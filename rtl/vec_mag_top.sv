==> flow/design.v <==
module vec_mag_core #(
	COORD_WIDTH=8
) (
	input  logic aclk,
	input  logic aresetn,
	input  logic signed [4*COORD_WIDTH-1:0]	s_axis_tdata,	 
	input  logic								s_axis_tvalid,
	input  logic								s_axis_tlast,
	output logic								s_axis_tready,
	output logic [4*COORD_WIDTH-1:0]			m_axis_tdata,
	output logic								m_axis_tvalid,
	output logic								m_axis_tlast,
	input  logic								m_axis_tready,
	input  logic								core_reset_i,
	output logic								core_bisy_o,
	output logic		[31:0]					core_data_processed_cnt_o,
	output logic								core_overflow_x_o,
	output logic								core_overflow_y_o
);
	localparam AXIS_TDATA_WIDTH = COORD_WIDTH * 4;
	localparam COEFF_BASE = 128;
	localparam COEFF_BASE_CLOG2 = $clog2(COEFF_BASE);
	localparam ALPHA0_MUL_128 = 1 * COEFF_BASE;			 
	localparam BETA0_MUL_128 = 5/32 * COEFF_BASE;		 
	localparam ALPHA1_MUL_128 = 108/128 * COEFF_BASE;	 
	localparam BETA1_MUL_128 = 71/128 * COEFF_BASE;		 
	logic resetn_combined;
	logic x1_sign;
	logic x2_sign;
	logic y1_sign;
	logic y2_sign;
 	logic x_sub_sign;
	logic y_sub_sign;
	logic [ 4:0] busy_shift_reg;
	logic [31:0] data_processed_cnt;
	assign resetn_combined = aresetn && (~core_reset_i);
	assign core_overflow_x_o = (x1_sign ^ x2_sign) && (x1_sign ^ x_sub_sign);
	assign core_overflow_y_o = (y1_sign ^ y2_sign) && (y1_sign ^ y_sub_sign);
	assign core_data_processed_cnt_o = data_processed_cnt;
	always_ff @(posedge aclk) begin : busy_shift_reg_logic
    	if (!resetn_combined) begin
			busy_shift_reg <= 5'b0;
    	end else begin
			busy_shift_reg <= {busy_shift_reg[3:0], s_axis_tvalid && s_axis_tready};
		end
	end
	assign core_bisy_o = (busy_shift_reg != 5'b0);
	logic signed [COORD_WIDTH-1:0]	st1_x_sub;
	logic signed [COORD_WIDTH-1:0]	st1_y_sub;
	logic							st1_valid;
	logic [COORD_WIDTH-1:0]	st2_x_abs;
	logic [COORD_WIDTH-1:0]	st2_y_abs;
	logic					st2_valid;
	logic [COORD_WIDTH-1:0] st3_max;
	logic [COORD_WIDTH-1:0] st3_min;
	logic					st3_valid;
	logic [COORD_WIDTH+COEFF_BASE_CLOG2-1:0] st4_z0_abs;
	logic [COORD_WIDTH+COEFF_BASE_CLOG2-1:0] st4_z1_abs;
	logic						 			 st4_valid;
	logic [COORD_WIDTH+COEFF_BASE_CLOG2-1:0] st5_max;
	logic						 			 st5_valid;
	assign s_axis_tready = !s_axis_tvalid || m_axis_tready;
	assign m_axis_tdata	 = st5_max[COORD_WIDTH+COEFF_BASE_CLOG2-1:COEFF_BASE_CLOG2];
	assign m_axis_tvalid = st5_valid;
	assign m_axis_tlast	 = 1'b1;
	always_ff @(posedge aclk) begin : stage_1
		if(!resetn_combined) begin
			st1_x_sub <= 0;
			st1_y_sub <= 0;
			st1_valid <= 1'b0;
		end else begin
			if(!s_axis_tvalid) begin
				st1_x_sub <= 0;
				st1_y_sub <= 0;
				st1_valid <= 1'b0;
	 			x1_sign <= 0;
	 			x2_sign <= 0;
	 			y1_sign <= 0;
	 			y2_sign <= 0;
				x_sub_sign <= 0;
				y_sub_sign <= 0;
			end
			else if(s_axis_tready) begin
					st1_x_sub <= $signed(s_axis_tdata[(4*COORD_WIDTH-1):(3*COORD_WIDTH)]) - $signed(s_axis_tdata[(2*COORD_WIDTH-1):(1*COORD_WIDTH)]);
					st1_y_sub <= $signed(s_axis_tdata[(3*COORD_WIDTH-1):(2*COORD_WIDTH)]) - $signed(s_axis_tdata[(1*COORD_WIDTH-1):(0*COORD_WIDTH)]);
					st1_valid <= s_axis_tvalid;
	 				x1_sign <= s_axis_tdata[4*COORD_WIDTH-1];
	 				x2_sign <= s_axis_tdata[2*COORD_WIDTH-1];
	 				y1_sign <= s_axis_tdata[3*COORD_WIDTH-1];
	 				y2_sign <= s_axis_tdata[1*COORD_WIDTH-1];
					x_sub_sign <= st1_x_sub[COORD_WIDTH-1];
					y_sub_sign <= st1_y_sub[COORD_WIDTH-1];
			end
		end
	end
	always_ff @(posedge aclk) begin : stage_2
		if(!resetn_combined) begin
			st2_x_abs <= 0;
			st2_y_abs <= 0;
			st2_valid <= 1'b0;
		end else begin
			if(st1_valid) begin
				st2_x_abs <= st1_x_sub[COORD_WIDTH-1] ? -st1_x_sub : st1_x_sub;
				st2_y_abs <= st1_y_sub[COORD_WIDTH-1] ? -st1_y_sub : st1_y_sub;
			end
			st2_valid <= st1_valid;
		end
	end
	always_ff @(posedge aclk) begin : stage_3
		if(!resetn_combined) begin
			st3_max	  <= 0;
			st3_min	  <= 0;
			st3_valid <= 1'b0;
		end else begin
			if(st2_valid) begin
				if(st2_x_abs > st2_y_abs) begin
					st3_max <= st2_x_abs;
					st3_min <= st2_y_abs;
				end else begin
					st3_max <= st2_y_abs;
					st3_min <= st2_x_abs;
				end
			end
			st3_valid <= st2_valid;
		end
	end
	always_ff @(posedge aclk) begin : stage_4
		if(!resetn_combined) begin
			st4_z0_abs	<= 0;
			st4_z1_abs	<= 0;
			st4_valid	<= 0;
		end else begin
			if(st3_valid) begin
				st4_z0_abs <= (st3_max << COEFF_BASE_CLOG2) + ((st3_min << 4) + (st3_min << 2));
				st4_z1_abs <= ((st3_max << 6) + (st3_max << 5) + (st3_max << 3) + (st3_max << 2)) + ((st3_min << 6) + (st3_min << 3) - 1);
			end
			st4_valid	<= st3_valid;
		end
	end
	always_ff @(posedge aclk) begin : stage_5
		if(!resetn_combined) begin
			st5_max	  <= 0;
			st5_valid <= 1'b0;
			data_processed_cnt <= 32'b0;
		end else begin
			if(st4_valid) begin
				st5_max <= (st4_z0_abs > st4_z1_abs) ? st4_z0_abs : st4_z1_abs;
				data_processed_cnt++;
			end
			st5_valid <= st4_valid;
		end
	end
endmodule : vec_mag_core
module vec_mag_csr #(
    parameter COORD_WIDTH = 8,
    parameter APB_ADDR_WIDTH = 12
) (
    input  logic                      clk,
    input  logic                      rst_n,
    input  logic                      psel_i,
    input  logic                      penable_i,
    input  logic [APB_ADDR_WIDTH-1:0] paddr_i,
    input  logic                      pwrite_i,
    input  logic [31:0]               pwdata_i,
    output logic [31:0]               prdata_o,
    output logic                      pready_o,
    output logic                      pslverr_o,
    output logic                      core_reset_o,
    output logic                      core_aclk_en_o,
    input  logic                      core_busy_i,
    input  logic [31:0]               core_data_processed_cnt_i,
    input  logic                      core_overflow_x_i,
    input  logic                      core_overflow_y_i
);
    localparam REG_CTRL       = 8'h00;
    localparam REG_STATUS     = 8'h04;
    localparam REG_DATA_COUNT = 8'h08;
    localparam REG_OVERFLOW   = 8'h0C;
    logic [31:0] control_reg;
    logic [31:0] status_reg;
    logic [31:0] data_count_reg;
    logic [31:0] overflow_reg;
    logic [31:0] prdata_reg;
    localparam CTRL_RESET_BIT = 0;
    localparam CTRL_CLK_EN_BIT = 1;
    localparam STATUS_BUSY_BIT = 0;
    localparam OVERFLOW_X_BIT = 0;
    localparam OVERFLOW_Y_BIT = 1;
    logic apb_write;
    logic apb_read;
    logic [7:0] reg_addr;
    assign apb_write = psel_i && penable_i && pwrite_i;
    assign apb_read = psel_i && penable_i && !pwrite_i;
    assign reg_addr = paddr_i[7:0];
    always_ff @(posedge clk or negedge rst_n) begin
        if (!rst_n) begin
            control_reg <= 32'h0000_0001;  
        end else if (apb_write && (reg_addr == REG_CTRL)) begin
            control_reg <= pwdata_i;
        end
    end
    assign status_reg = {31'b0, core_busy_i};
    assign data_count_reg = core_data_processed_cnt_i;
    always_ff @(posedge clk or negedge rst_n) begin
        if (!rst_n) begin
            overflow_reg <= 32'h0;
        end else begin
            if (core_overflow_x_i) 
                overflow_reg[OVERFLOW_X_BIT] <= 1'b1;
            if (core_overflow_y_i)
                overflow_reg[OVERFLOW_Y_BIT] <= 1'b1;
            if (apb_write && (reg_addr == REG_OVERFLOW)) begin
                if (!pwdata_i[OVERFLOW_X_BIT])
                    overflow_reg[OVERFLOW_X_BIT] <= 1'b0;
                if (!pwdata_i[OVERFLOW_Y_BIT])
                    overflow_reg[OVERFLOW_Y_BIT] <= 1'b0;
            end
        end
    end
    always_ff @(posedge clk or negedge rst_n) begin
        if (!rst_n) begin
            prdata_reg <= 32'h0;
        end else if (apb_read) begin
            case (reg_addr)
                REG_CTRL:       prdata_reg <= control_reg;
                REG_STATUS:     prdata_reg <= status_reg;
                REG_DATA_COUNT: prdata_reg <= data_count_reg;
                REG_OVERFLOW:   prdata_reg <= overflow_reg;
                default:        prdata_reg <= 32'h0;
            endcase
        end
    end
    assign prdata_o = prdata_reg;
    assign pready_o = 1'b1;   
    assign pslverr_o = 1'b0;  
    assign core_reset_o = control_reg[CTRL_RESET_BIT];
    assign core_aclk_en_o = control_reg[CTRL_CLK_EN_BIT];
endmodule : vec_mag_csr
module vec_mag_top #(
    parameter COORD_WIDTH = 8,
    parameter APB_ADDR_WIDTH = 12
) (
    input  logic                      clk,
    input  logic                      rst_n,
    input  logic                      psel_i,
    input  logic                      penable_i,
    input  logic [APB_ADDR_WIDTH-1:0] paddr_i,
    input  logic                      pwrite_i,
    input  logic [31:0]               pwdata_i,
    output logic [31:0]               prdata_o,
    output logic                      pready_o,
    output logic                      pslverr_o,
    input  logic signed [4*COORD_WIDTH-1:0] s_axis_tdata,
    input  logic                            s_axis_tvalid,
    input  logic                            s_axis_tlast,
    output logic                            s_axis_tready,
    output logic [4*COORD_WIDTH-1:0]        m_axis_tdata,
    output logic                            m_axis_tvalid,
    output logic                            m_axis_tlast,
    input  logic                            m_axis_tready
);
    logic                      core_reset;
    logic                      core_aclk_en;
    logic                      core_busy;
    logic [31:0]               core_data_processed_cnt;
    logic                      core_overflow_x;
    logic                      core_overflow_y;
    logic                      gated_clk;
    assign gated_clk = core_aclk_en ? clk : 1'b0;
    vec_mag_csr #(
        .COORD_WIDTH(COORD_WIDTH),
        .APB_ADDR_WIDTH(APB_ADDR_WIDTH)
    ) u_vec_mag_csr (
        .clk                        (clk),
        .rst_n                      (rst_n),
        .psel_i                     (psel_i),
        .penable_i                  (penable_i),
        .paddr_i                    (paddr_i),
        .pwrite_i                   (pwrite_i),
        .pwdata_i                   (pwdata_i),
        .prdata_o                   (prdata_o),
        .pready_o                   (pready_o),
        .pslverr_o                  (pslverr_o),
        .core_reset_o               (core_reset),
        .core_aclk_en_o             (core_aclk_en),
        .core_busy_i                (core_busy),
        .core_data_processed_cnt_i  (core_data_processed_cnt),
        .core_overflow_x_i          (core_overflow_x),
        .core_overflow_y_i          (core_overflow_y)
    );
    vec_mag_core #(
        .COORD_WIDTH(COORD_WIDTH)
    ) u_vec_mag_core (
        .aclk                       (gated_clk),
        .aresetn                    (rst_n),
        .s_axis_tdata               (s_axis_tdata),
        .s_axis_tvalid              (s_axis_tvalid),
        .s_axis_tlast               (s_axis_tlast),
        .s_axis_tready              (s_axis_tready),
        .m_axis_tdata               (m_axis_tdata),
        .m_axis_tvalid              (m_axis_tvalid),
        .m_axis_tlast               (m_axis_tlast),
        .m_axis_tready              (m_axis_tready),
        .core_reset_i               (core_reset),
        .core_bisy_o                (core_busy),
        .core_data_processed_cnt_o  (core_data_processed_cnt),
        .core_overflow_x_o          (core_overflow_x),
        .core_overflow_y_o          (core_overflow_y)
    );
endmodule : vec_mag_top
* Step by step through the tools: vec_mag_top
Tool output for the design above, in the order of the flow.
Lines are those of the file above, counted from 1.
Library cell names are shortened.
Not given: --
- Top module :: vec_mag_top
- Clock input :: clk
- Standard-cell library :: sky130hd
- Library corner :: tt_025C_1v80

* Word level
Source: Yosys, flattened and elaborated, memories not mapped. Widths are those after wreduce. Registers that Yosys merges into a memory's read port (data or address) are not register bits. Print and check cells do not count. Equal cells are merged and count once.
- Bits in registers :: 207
- Output and inout port bits :: 69
- Add/subtract/negate cells :: 13
- Magnitude comparators :: 2
- Equality and inequality tests :: 4
- Mux-type cells :: 19
- Bitwise logic cells :: 5
- Reduce/logical cells :: 16
** Operators by type and width (count)
- 32-bit case mux with 4-bit select :: 1
- 32-bit by 1-bit adder with 32-bit output (second input constant) :: 1
- 8-bit 2-to-1 mux :: 4
- 15-bit adder :: 2
- 8-bit by 4-bit equality test with 1-bit output (second input constant) :: 2
- 8-bit subtractor :: 2
- 8-bit negator :: 2
- 14-bit by 11-bit adder with 15-bit output :: 1
- 14-bit by 13-bit adder with 15-bit output :: 1
- 15-bit by 1-bit subtractor with 15-bit output (second input constant) :: 1
- 15-bit by 10-bit adder with 15-bit output :: 1
- 15-bit by 11-bit adder with 15-bit output :: 1
- 15-bit > comparator :: 1
- 15-bit 2-to-1 mux :: 1
- 12-bit by 10-bit adder with 13-bit output :: 1
- 1-bit 2-to-1 mux :: 13
- 1-bit logical AND :: 9
- 8-bit by 3-bit equality test with 1-bit output (second input constant) :: 1
- 8-bit > comparator :: 1
- 8-bit logical NOT :: 1
- 5-bit nonzero test :: 1
- 1-bit XOR :: 4
- 2-bit AND reduction :: 2
- 1-bit logical NOT :: 2
- 2-bit by 1-bit inequality test with 1-bit output (second input constant) :: 1
- 1-bit logical OR :: 1
- 1-bit NOT :: 1

* Logic depth
Longest topological path by Yosys (ltp), each cell counted once; first at word level (registers and memories cut), then after technology mapping (sequential cells cut; the memories' decode and read muxes count).
- Word-level depth :: 5
- ABC_AREA :: 0
- Gate-level depth with buffers :: 16
- Depth with buffers taken out :: 16

* Mapped cells and area
Source: synth_stat.txt of the flow (Yosys; design flattened, memories mapped). It holds for the ABC_AREA given above (unset counts as 0); a run with the other value may have another netlist.
** Cell types
- dfxtp_1 :: count 125, total area 2502.4 um^2
- dfrtp_1 :: count 65, total area 1626.56 um^2
- ha_1 :: count 80, total area 1000.96 um^2
- fa_1 :: count 29, total area 580.557 um^2
- nor2_1 :: count 128, total area 480.461 um^2
- mux2i_1 :: count 44, total area 440.422 um^2
- inv_1 :: count 110, total area 412.896 um^2
- mux2_2 :: count 34, total area 382.867 um^2
- o21ai_0 :: count 73, total area 365.35 um^2
- xnor2_1 :: count 40, total area 350.336 um^2
- nand2_1 :: count 74, total area 277.766 um^2
- xor2_1 :: count 28, total area 245.235 um^2
- a22oi_1 :: count 31, total area 232.723 um^2
- a21oi_1 :: count 43, total area 215.206 um^2
- buf_4 :: count 28, total area 210.202 um^2
- edfxtp_1 :: count 6, total area 180.173 um^2
- a211oi_1 :: count 23, total area 172.666 um^2
- clkbuf_1 :: count 37, total area 138.883 um^2
Other cell types: 50; their cells: 187.
- Standard cells after synthesis :: 1185
- Cell area after synthesis :: 11148.2 um^2
- Mapped flip-flops :: 197
- Buffer cells :: 78
By module: a second synthesis without flattening, with its own total; a netlist apart from the flattened one above.
- Cell total of the unflattened synthesis :: 1160
- Area total of the unflattened synthesis :: 11397.2 um^2
Each row is one instance without its submodules.
** Modules
- vec_mag_core (COORD_WIDTH=8) :: instances 1, cells 929, area 8336.7 um^2, sequential area 2682.6 um^2
- vec_mag_csr :: instances 1, cells 230, area 3054.2 um^2, sequential area 1652.8 um^2
- vec_mag_top :: instances 1, cells 1, area 6.3 um^2, sequential area 0.0 um^2

# Flow runs of vec_mag_top

Measured data: module vec_mag_top, platform sky130hd, 2 stored runs of the flow under differing settings, order arbitrary. Input and output delays are each 20% of the period that was set; the output load is 0.01 pF.
"achieved period": clock period set for the run, less the worst setup slack. It is reckoned from that one timing run; input and output delays stay at 20% of the period that was set.
"critical path time" is the time allowed to the run's worst setup path (the clock period less input and output delay, where it has them) less its slack. Clock arrival times count: a late capture clock shortens it, a late launch clock lengthens it.
"total power of the final layout" is the tool's figure for a default switching activity; nothing was simulated.

** Job 1
- Settings :: period_ns=4.25; CORE_UTILIZATION=27; PLACE_DENSITY_LB_ADDON=0.07; CELL_PAD_IN_SITES_DETAIL_PLACEMENT=1; TNS_END_PERCENT=55; GPL_ROUTABILITY_DRIVEN=1; CTS_CLUSTER_DIAMETER=342; SLEW_MARGIN=30; MIN_ROUTING_LAYER=met1; CAP_MARGIN=20; CORE_MARGIN=2
- Area of the synthesized netlist :: 11148.2 um^2
- Die area :: 42931.8 um^2
- Standard-cell area after routing :: 14098.5 um^2
- Utilization after routing :: 0.345
- Setup slack of the worst path :: 0.180 ns
- Setup total negative slack :: 0.000 ns
- Total power of the final layout :: 2068 uW
- Achieved period :: 4.070 ns
- Critical path time :: 4.07 ns
- Critical path kind :: flip-flop to flip-flop

** Job 2
- Settings :: period_ns=6.06; CORE_UTILIZATION=40; PLACE_DENSITY_LB_ADDON=0.27; GPL_TIMING_DRIVEN=1; GPL_ROUTABILITY_DRIVEN=1; CTS_CLUSTER_SIZE=95; SLEW_MARGIN=30; CAP_MARGIN=20; CORE_MARGIN=2
- Area of the synthesized netlist :: 11148.2 um^2
- Die area :: 29222.2 um^2
- Standard-cell area after routing :: 13679.4 um^2
- Utilization after routing :: 0.495
- Setup slack of the worst path :: 1.530 ns
- Setup total negative slack :: 0.000 ns
- Total power of the final layout :: 1532 uW
- Achieved period :: 4.530 ns
- Critical path time :: 4.53 ns
- Critical path kind :: flip-flop to flip-flop
